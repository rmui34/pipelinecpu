==> flow/design.v <==
module DFlipFlop(q, qBar, D, clk, rst);
	input D, clk, rst;
	output q, qBar;
	reg q;
	not n1 (qBar, q);
	always@ (negedge rst or posedge clk)
	begin
		if(!rst)
			q = 0;
		else
			q = D;
	end
endmodule
module decoder5_32 (
	input [4:0] in,  
	output [31:0] notOut
);
	wire [31:0] out;
	wire [4:0] no;
	genvar i, j;
	generate		
		for (i = 0; i < 5; i = i + 1) begin: notLineLoop
			not n1(no[i], in[i]);
		end
	endgenerate
	and n00000(out[0], no[0], no[1], no[2], no[3], no[4]);
	and n10000(out[1], in[0], no[1], no[2], no[3], no[4]);
	and n01000(out[2], no[0], in[1], no[2], no[3], no[4]);
	and n11000(out[3], in[0], in[1], no[2], no[3], no[4]);
	and n00100(out[4], no[0], no[1], in[2], no[3], no[4]);
	and n10100(out[5], in[0], no[1], in[2], no[3], no[4]);
	and n01100(out[6], no[0], in[1], in[2], no[3], no[4]);
	and n11100(out[7], in[0], in[1], in[2], no[3], no[4]);
	and n00010(out[8], no[0], no[1], no[2], in[3], no[4]);
	and n10010(out[9], in[0], no[1], no[2], in[3], no[4]);
	and n01010(out[10], no[0], in[1], no[2], in[3], no[4]);	
	and n11010(out[11], in[0], in[1], no[2], in[3], no[4]);	
	and n00110(out[12], no[0], no[1], in[2], in[3], no[4]);
	and n10110(out[13], in[0], no[1], in[2], in[3], no[4]);	
	and n01110(out[14], no[0], in[1], in[2], in[3], no[4]);	
	and n11110(out[15], in[0], in[1], in[2], in[3], no[4]);
	and n00001(out[16], no[0], no[1], no[2], no[3], in[4]);
	and n10001(out[17], in[0], no[1], no[2], no[3], in[4]);
	and n01001(out[18], no[0], in[1], no[2], no[3], in[4]);
	and n11001(out[19], in[0], in[1], no[2], no[3], in[4]);
	and n00101(out[20], no[0], no[1], in[2], no[3], in[4]);
	and n10101(out[21], in[0], no[1], in[2], no[3], in[4]);
	and n01101(out[22], no[0], in[1], in[2], no[3], in[4]);
	and n11101(out[23], in[0], in[1], in[2], no[3], in[4]);
	and n00011(out[24], no[0], no[1], no[2], in[3], in[4]);
	and n10011(out[25], in[0], no[1], no[2], in[3], in[4]);
	and n01011(out[26], no[0], in[1], no[2], in[3], in[4]);	
	and n11011(out[27], in[0], in[1], no[2], in[3], in[4]);	
	and n00111(out[28], no[0], no[1], in[2], in[3], in[4]);
	and n10111(out[29], in[0], no[1], in[2], in[3], in[4]);	
	and n01111(out[30], no[0], in[1], in[2], in[3], in[4]);	
	and n11111(out[31], in[0], in[1], in[2], in[3], in[4]);	
	generate
		for (j = 0; j < 32; j = j + 1) begin: outLineLoop
			not n2(notOut[j], out[j]);
		end
	endgenerate
endmodule
module mux2_1(out, i0, i1, sel);
		output out;
		input i0, i1, sel;
		wire out1, out2, NOTsel;
		not n(NOTsel, sel);
		and a1(out1, i1, sel);
		and a2(out2, i0, NOTsel);
		or o(out, out1, out2);
endmodule
module mux32_1 (
	output out,
	input [31:0] in,
	input [4:0] sel
);
	wire v0, v1, v2, v3;
	mux8_1 m0(v0, in[0], in[1], in[2], in[3], in[4], in[5], in[6], in[7], sel[0], sel[1], sel[2]);
	mux8_1 m1(v1, in[8], in[9], in[10], in[11], in[12], in[13], in[14], in[15], sel[0], sel[1], sel[2]);
	mux8_1 m2(v2, in[16], in[17], in[18], in[19], in[20], in[21], in[22], in[23], sel[0], sel[1], sel[2]);
	mux8_1 m3(v3, in[24], in[25], in[26], in[27], in[28], in[29], in[30], in[31], sel[0], sel[1], sel[2]);
	mux4_1 m(.out(out), .i00(v0), .i01(v1), .i10(v2), .i11(v3), .sel0(sel[3]), .sel1(sel[4]));
endmodule
module mux4_1(out, i00, i01, i10, i11, sel0, sel1);
		output out;
		input i00, i01, i10, i11, sel0, sel1;
		wire v0, v1;
		mux2_1 m0(.out(v0), .i0(i00), .i1(i01), .sel(sel0));
		mux2_1 m1(.out(v1), .i0(i10), .i1(i11), .sel(sel0));
		mux2_1 m(.out(out), .i0(v0) , .i1(v1) , .sel(sel1));
endmodule 
module mux8_1(out, i000, i001, i010, i011, i100, i101, i110, i111, sel0, sel1, sel2);
		output out;
		input i000, i001, i010, i011, i100, i101, i110, i111;
		input sel0, sel1, sel2;
		wire v0, v1;
		mux4_1 m0(.out(v0), .i00(i000), .i01(i001), .i10(i010), .i11(i011), .sel0(sel0), .sel1(sel1));
		mux4_1 m1(.out(v1), .i00(i100), .i01(i101), .i10(i110), .i11(i111), .sel0(sel0), .sel1(sel1));
		mux2_1 m(.out(out), .i0(v0) , .i1(v1) , .sel(sel2));
endmodule 
module register (
	input clk,
	input rst,     
	input writeEnable,  
	input [31:0] writeData,   
	output [31:0] readData
);
	genvar j;
	generate
		for (j = 0; j < 32; j = j + 1) begin: registerLoop
			registerSingle register (clk, rst, writeEnable, writeData[j], readData[j]);
		end
	endgenerate
endmodule
module registerSingle (
	input clk,
	input rst,     
	input writeEnable,  
	input writeData,  
	output readData
);
	wire qBar;
	wire ns;
	mux2_1 mux(ns, writeData, readData, writeEnable);
	DFlipFlop register (readData, qBar, ns, clk, rst);
endmodule
module registerFile (
	input clk, 
	input [4:0] read0, read1, write,
	input wrEn,  
	input [31:0] writeData, 
	output [31:0] readOutput0, readOutput1
);
	wire regReadIndex;
	wire [31:0] wrEnDecoded;
	wire  [31:0] written;
	wire [31:0] RF [31:0];
	reg rst = 1'b0;
	decoder5_32 writeDecode(write, wrEnDecoded);
	genvar i;
	generate
		for (i = 0; i < 32; i = i + 1) begin: writtenEnableLoop
			or writtenEnableAnd(written[i], wrEn, wrEnDecoded[i]);
		end
	endgenerate
	register reg0(clk, rst, written[0], 32'bx, RF[0]);
	genvar j;
	generate
		for (j = 1; j < 32; j = j + 1) begin: registerLoopj
			register regj (clk, ~rst, written[j], writeData, RF[j]);
		end
	endgenerate
	genvar k, l;
	generate
		for (l = 0; l < 32; l = l + 1) begin: muxLoop
			wire [31:0] bitCompare;
			for (k = 0; k < 32; k = k + 1) begin: formARow
				buf e1(bitCompare[k], RF[k][l]);
			end
			mux32_1 mux (readOutput0[l], bitCompare, read0);
		end
	endgenerate
	generate
		for (l = 0; l < 32; l = l + 1) begin: muxLoop2
			wire [31:0] bitCompare;
			for (k = 0; k < 32; k = k + 1) begin: formARow
				buf e1(bitCompare[k], RF[k][l]);
			end
			mux32_1 mux (readOutput1[l], bitCompare, read1);
		end
	endgenerate
endmodule
# Reports on registerFile

What the tools print for registerFile, step after step.
Line numbers count from 1 in the design file above.
Operators carry their Yosys type and port widths (W data, S select, Z words).
Cell names lack the library's common part.
Not given: n/a

Top module: registerFile
Clock input: clk
Library: sky130hd
Corner: tt_025C_1v80

# Elaborated design

Yosys after proc, flatten, opt, wreduce and memory -nomap, before mapping. Enables and synchronous resets that opt folds into registers are not counted as muxes. Print and check cells are not counted. Equal cells are merged and count once.

Bits in registers: 992
Output and inout bits: 64
Input port bits: 49
Cells after elaboration: 9,959

Bitwise operators: 8,967

Operators by type and width:

| cell          | count |
| $and A1 B1 Y1 | 5,947 |
| $or A1 B1 Y1  | 2,943 |
| $not A1 Y1    | 77 |

# Logic depth

Yosys ltp: most cells in a row. Word level: on the elaborated netlist, between registers, memories and ports. Mapped: between sequential cells and ports; inverters and the memories' decode and read muxes count.

Depth after elaboration: 11
ABC_AREA: 0
Depth in mapped cells: 10
Depth with buffers taken out: 4

# Netlist

Yosys stat after the flow's synthesis: flattened, memories mapped to cells. It holds for the ABC_AREA given above (unset counts as 0); a run with the other value may have another netlist.

Mapped cells: 2,478
Sequential part of the area: 29,788.6 µm²
Chip area (Yosys): 46,728.6 µm²
Flip-flops: 992

Cell types:

| cell     | count | area in all (µm²) |
| edfxtp_1 | 992   | 2.98E+04 |
| mux4_2   | 384   | 8.65E+03 |
| mux2i_1  | 192   | 1.92E+03 |
| a22o_1   | 192   | 1.68E+03 |
| buf_4    | 100   | 750.72 |
| mux2_2   | 64    | 720.691 |
| a211oi_1 | 64    | 480.461 |
| o31ai_1  | 64    | 480.461 |
| clkbuf_1 | 115   | 431.664 |
| and2_1   | 66    | 412.896 |
| o22ai_1  | 64    | 400.384 |
| o21ai_1  | 64    | 320.307 |
| buf_6    | 20    | 225.216 |
| buf_2    | 32    | 160.154 |
| nor2_1   | 34    | 127.622 |
| nor2b_1  | 6     | 37.536 |
| or3b_2   | 4     | 35.034 |
| nand3b_1 | 4     | 30.029 |

Other cell types: 6; their cells: 17.
By module: a second synthesis without flattening, with its own total; a netlist apart from the flattened one above.

Cell total of the unflattened synthesis: 5,140
Area (unflattened synthesis): 75,109.5 µm²

Rows give one instance, submodules left out.

By module:

| module         | times used | area (µm²) | sequential area (µm²) | cells |
| mux2_1         | 3,008      | 15.0       | 0.0                   | 1 |
| DFlipFlop      | 1,024      | 28.8       | 25.0                  | 2 |
| registerFile   | 1          | 241.5      | 0.0                   | 37 |
| decoder5_32    | 1          | 236.5      | 0.0                   | 47 |
| mux32_1        | 64         | 0.0        | 0.0                   | 0 |
| mux4_1         | 576        | 0.0        | 0.0                   | 0 |
| mux8_1         | 256        | 0.0        | 0.0                   | 0 |
| register       | 32         | 0.0        | 0.0                   | 0 |
| registerSingle | 1,024      | 0.0        | 0.0                   | 0 |

# Timing after synthesis

Source: OpenSTA report_checks on the synthesized netlist (no wires, ideal clock, input and output delay 20% of the period each), path of least setup slack; recovery checks are left aside. Register names are those of the netlist, which keeps one name where synthesis merged equal registers.

Kind: input to register
From: input port wrEn
To: register (name not given)
Library setup time: 0.421 ns
Launch time at the first pin: 0.830 ns
Period: 4.15 ns
Stages: 3
Arrival time: 2.843 ns
Slack: 0.886 ns
Path delay: 2.434 ns
Synthesis period reached: 3.264 ns

"path delay" is the arrival time less input delay plus setup time.
"stages" counts driving pins, that of a launching flip-flop among them; a cell with two outputs on the path counts twice.
"synthesis period reached" = period - worst setup slack (recovery checks aside). The figure is calculated, with input and output delays left at 20% of the set period.

Cell sequence: or3b_2 > clkbuf_1 > nor2_1

Ends and longest elaborated chain, after synthesis:

| what            | RTL line | text |
| start, declared | 131      | `input wrEn,` |

Chain of elaborated cells between the ends: none given.

# Timing after layout

From the final timing report of job 1: the path of least setup slack in the routed layout; clock arrival at registers is part of the times.

Kind: input to output
From: input port read0[2]
To: output port readOutput0[14]
Slack: 1.07 ns
Period: 6.5 ns
Arrival time: 4.13 ns
Launch time at the first pin: 1.30 ns
Stages: 7

Between the ends stands the longest chain of elaborated cells between them, by number of cells; it is not shown to be the way that was timed. Of several equally long chains one is given.
A line is the first line of the expression or statement that the cell stems from. Yosys adds cells for indexed reads and writes and turns some case tables into memories.

Cell sequence: buf_8 > buf_12 > mux4_2 > mux2i_1 > and2_1 > o31ai_1 > clkdlybuf4s50_1
Length of the longest elaborated chain: 7
Elaborated cells on any way between the ends: 22
RTL lines with such cells: 4
Classes of those cells: logic: 22

Ends and longest elaborated chain, after layout:

| what            | RTL line | text |
| start, declared | 130      | `input [4:0] read0, read1, write,` |
| $not A1 Y1      | 68       | `not n(NOTsel, sel);` |
| $and A1 B1 Y1   | 70       | `and a2(out2, i0, NOTsel);` |
| $or A1 B1 Y1    | 71       | `or o(out, out1, out2);` |
| $and A1 B1 Y1   | 69       | `and a1(out1, i1, sel);` |
| $or A1 B1 Y1    | 71       |  |
| $and A1 B1 Y1   | 69       |  |
| $or A1 B1 Y1    | 71       |  |
| end, declared   | 133      | `output [31:0] readOutput0, readOutput1` |

Lab notebook: registerFile

registerFile through Yosys and OpenROAD on sky130hd: 2 stored runs, unordered, with their settings and measured results. The constraints put input and output delay at 20% of the set period each and load the outputs with 0.01 pF.
"clock period achieved": clock period set for the run, less the worst setup slack. It is reckoned from that one timing run; input and output delays stay at 20% of the period that was set.
"time of the worst setup path" = time allowed to the worst setup path (clock period - input delay - output delay, where it has them) - its slack; a late launch clock adds to it, a late capture clock takes from it.
"total power of the final layout" is the tool's figure for a default switching activity; nothing was simulated.
Settings: . = not set for that run.

| item                                   | job 1           | job 2           |
| period_ns                              | 6.5             | 3.54            |
| CORE_UTILIZATION                       | 27              | 40              |
| SETUP_SLACK_MARGIN                     | 1.12            | 0.12            |
| PLACE_DENSITY_LB_ADDON                 | 0.19            | 0.18            |
| CORE_ASPECT_RATIO                      | 0.86            | 1.32            |
| CORE_MARGIN                            | 9               | 3               |
| TNS_END_PERCENT                        | 85              | .               |
| GPL_ROUTABILITY_DRIVEN                 | 1               | .               |
| CTS_CLUSTER_SIZE                       | 35              | .               |
| CTS_CLUSTER_DIAMETER                   | 94              | 265             |
| CAP_MARGIN                             | 15              | 0               |
| SLEW_MARGIN                            | 5               | 30              |
| CELL_PAD_IN_SITES_GLOBAL_PLACEMENT     | .               | 2               |
| ABC_AREA                               | .               | 1               |
| GPL_TIMING_DRIVEN                      | .               | 0               |
| utilization after routing              | 0.309           | 0.513           |
| area of the die (µm²)                  | 188,411.0       | 132,924.0       |
| worst setup slack after layout (ns)    | 1.068           | -0.052          |
| final setup TNS (ns)                   | 0.000           | -0.097          |
| total power of the final layout (uW)   | 12,554          | 28,817          |
| Yosys chip area after synthesis (µm²)  | 46,728.6        | 51,418.1        |
| time of the worst setup path (ns)      | 2.83            | 2.18            |
| critical path kind                     | input to output | input to output |
| standard-cell area after routing (µm²) | 53,039.6        | 65,165.0        |
| clock period achieved (ns)             | 5.432           | 3.592           |
